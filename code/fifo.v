==> flow/design.v <==
module fifo (clk, clrn, read, write, data_in, data_out, ready, overflow);
    input clk, clrn;
    input read;
    input write;
    input [7:0] data_in;
    output [7:0] data_out;
    output ready;
    output reg overflow;
    reg [7:0] fifo_buff [7:0];
    reg [2:0] write_pointer;
    reg [2:0] read_pointer;
    always @ (posedge clk or negedge clrn) begin
        if(!clrn) begin
            write_pointer <= 0;
            read_pointer <= 0;
            overflow <= 0;
        end else begin
            if (write) begin
                if ((write_pointer + 3'b1) != read_pointer) begin
                    fifo_buff[write_pointer] <= data_in;
                    write_pointer <= write_pointer + 3'b1;
                end else begin
                    overflow <= 1;
                end 
            end
            if (read && ready) begin
                read_pointer <= read_pointer + 3'd1;
                overflow <= 0;
            end
        end
    end
    assign ready = (write_pointer != read_pointer);
    assign data_out = fifo_buff[read_pointer];
endmodule
# == Reports on fifo ==
# What the tools print for fifo, step after step.
# Lines are those of the file above, counted from 1.
# Operators carry their Yosys type and port widths (W data, S select, Z words).
# The mark - stands for no value.
# setup
top,fifo
clock,clk
lib,sky130hd
pvt_corner,tt_025C_1v80

# == Word-level counts ==
# Yosys after proc, flatten, opt, wreduce and memory -nomap, before mapping. Print and check cells are not counted. Equal cells are merged and count once.
# bits
latchBits,0
out_inout_bits,10
rom_bits,0
clocked_rd_ports_x_width,0
ramBits,0
register_bits,71
n_memories,0
# classes
shifts,0
bitwise,0
n_addsub,2
cmp,0
reduce_and_logical,14
mul,0
n_eq,17
div_mod_pow,0
n_mux,4
# op_table
cell,n
$pmux W8 S8,1
$reduce_and A4 Y1,8
$eq A3 B3 Y1 const B,8
$eq A3 B2 Y1 const B,4
$add A3 B1 Y3 const B,2
$eq A3 B1 Y1 const B,2
$ne A3 B3 Y1,2
$logic_not A3 Y1,2
$reduce_and A2 Y1,2
$mux W1,3
$ne A2 B1 Y1 const B,1
$reduce_bool A2 Y1,1
$logic_and A1 B1 Y1,1

# == Depth ==
# Yosys ltp: most cells in a row. Word level: on the elaborated netlist, between registers, memories and ports. Mapped: between sequential cells and ports; inverters and the memories' decode and read muxes count.
# depth
ltp_word,5
abc_area,0
mapped_depth,10
depth_no_buf,5

# == After synthesis ==
# The flow's flattened synthesis, as Yosys stat reports it; memories are mapped. The netlist is that of the ABC_AREA named above (0 if unset); the other value can give another one.
# Totals and module areas in this step are rounded.
# types
cell_type,n,type_area_um2
sky130_fd_sc_hd__edfxtp_1,64,1.92E+03
sky130_fd_sc_hd__dfrtp_1,7,175.168
sky130_fd_sc_hd__ha_1,12,150.144
sky130_fd_sc_hd__a22o_2,8,80.077
sky130_fd_sc_hd__a221oi_1,7,61.309
sky130_fd_sc_hd__a22o_1,7,61.309
sky130_fd_sc_hd__nor3_1,12,60.058
sky130_fd_sc_hd__a22oi_1,7,52.55
sky130_fd_sc_hd__buf_6,4,45.043
sky130_fd_sc_hd__a31oi_1,7,43.792
sky130_fd_sc_hd__nor4b_1,4,35.034
sky130_fd_sc_hd__xnor2_1,4,35.034
sky130_fd_sc_hd__inv_1,7,26.275
sky130_fd_sc_hd__mux2_2,2,22.522
sky130_fd_sc_hd__mux2i_1,2,20.019
sky130_fd_sc_hd__a41oi_2,1,16.266
sky130_fd_sc_hd__clkbuf_1,4,15.014
sky130_fd_sc_hd__nand2_1,4,15.014
# Other cell types: 23; their cells: 27.
# synth_totals
mapped_cells,190
ff_cells,71
n_buf,12
synth_area_um2,3000
seq_area_um2,2100

# == Timing after synthesis ==
# Source: OpenSTA report_checks on the synthesized netlist (no wires, ideal clock, input and output delay 20% of the period each), path of least setup slack; recovery checks are left aside. Register names are those of the netlist, which keeps one name where synthesis merged equal registers.
# synth_timing
path_type,register -> output
from,register read_pointer[2]
to,output data_out[0]
period_ns,3.53
out_delay_ns,0.706
t_required_ns,2.824
driving_pins,11
setup_slack_ns,0.578
arrival_time_ns,2.246
path_delay_ns,2.246
synth_period_reached_ns,2.952
# "path_delay_ns" = arrival - input delay + setup time.
# A path that ends at an output port has no setup time.
# "driving_pins": output pins that drive a net of the path, with the launching flip-flop's if there is one; two outputs of one cell count as two.
# "synth_period_reached_ns" is the clock period less the worst setup slack; recovery checks do not enter. This is arithmetic on one report: input and output delays are still those of the set period (20% each).
# Between the ends stands the longest chain of elaborated cells between them, by number of cells; it is not shown to be the way that was timed. Of several equally long chains one is given.
# A line is the first line of the expression or statement that the cell stems from. Yosys adds cells for indexed reads and writes and turns some case tables into memories.
# synth_between
cell_sequence,sky130_fd_sc_hd__dfrtp_1 -> sky130_fd_sc_hd__buf_2 -> sky130_fd_sc_hd__clkbuf_8 -> sky130_fd_sc_hd__inv_1 -> sky130_fd_sc_hd__ha_1 -> sky130_fd_sc_hd__buf_6 -> sky130_fd_sc_hd__or4_4 -> sky130_fd_sc_hd__buf_6 -> sky130_fd_sc_hd__or2_1 -> sky130_fd_sc_hd__buf_6 -> sky130_fd_sc_hd__a31oi_1
elab_chain_len,2
# synth_lines
item,line_no,rtl
start: declaration,11,reg [2:0] read_pointer;
start: assignment,15,read_pointer <= 0;
start: assignment,27,read_pointer <= read_pointer + 3'd1;
$eq A3 B3 Y1,33,assign data_out = fifo_buff[read_pointer];
$pmux W8 S8,33,
end: declaration,6,output [7:0] data_out;

# == Timing after layout ==
# Path of least setup slack in the final report of record 1 (OpenROAD, finished layout, wires in). Where an end is a register, its clock arrival counts in the times.
# layout_timing
path_type,register -> output
from,register read_pointer[0]
to,output data_out[2]
arrival_time_ns,2.31
out_delay_ns,0.50
setup_slack_ns,-0.30
t_required_ns,2.02
period_ns,2.52
driving_pins,7
# Between the ends stands the longest chain of elaborated cells between them, by number of cells; it is not shown to be the way that was timed. Of several equally long chains one is given.
# layout_between
cell_sequence,sky130_fd_sc_hd__dfrtp_1 -> sky130_fd_sc_hd__ha_4 -> sky130_fd_sc_hd__ha_4 -> sky130_fd_sc_hd__or4_4 -> sky130_fd_sc_hd__or2_4 -> sky130_fd_sc_hd__a31oi_2 -> sky130_fd_sc_hd__buf_2
elab_chain_len,2
# layout_lines
item,line_no,rtl
start: declaration,11,reg [2:0] read_pointer;
start: assignment,15,read_pointer <= 0;
start: assignment,27,read_pointer <= read_pointer + 3'd1;
$eq A3 B3 Y1,33,assign data_out = fifo_buff[read_pointer];
$pmux W8 S8,33,
end: declaration,6,output [7:0] data_out;

# Settings and measured results of 2 stored flow runs for module fifo (sky130hd), not sorted in any way. The constraints put input and output delay at 20% of the set period each and load the outputs with 0.01 pF.
# "worst_setup_path_time_ns": the worst setup path's part of the clock period (all of it between registers, 20% less for each end at a port) less its slack. A launch clock that arrives late makes it longer, a capture clock that arrives late makes it shorter.
# Measured values are rounded.
# Settings: . = not set for that run.
stored run,period_ns,CORE_UTILIZATION,PLACE_DENSITY_LB_ADDON,TNS_END_PERCENT,MIN_ROUTING_LAYER,CAP_MARGIN,CORE_MARGIN,SLEW_MARGIN,SETUP_SLACK_MARGIN,CELL_PAD_IN_SITES_GLOBAL_PLACEMENT,CELL_PAD_IN_SITES_DETAIL_PLACEMENT,ABC_AREA,CTS_CLUSTER_DIAMETER,MAX_ROUTING_LAYER,timing.setup.tns_ns,worst_setup_slack_ns,fin_util_frac,design_die_area_um2,yosys.chip_area_um2,worst_setup_path_time_ns,worstPathKind
record 1,2.52,57,0.03,75,met2,20,2,20,.,.,.,.,.,.,-2.2,-0.30,0.76,5900,3000,2.31,register -> output
record 2,5.46,17,0.27,30,.,20,3,20,1.36,0,2,1,274,met5,0.000,1.6,0.22,20000,3100,2.80,register -> output
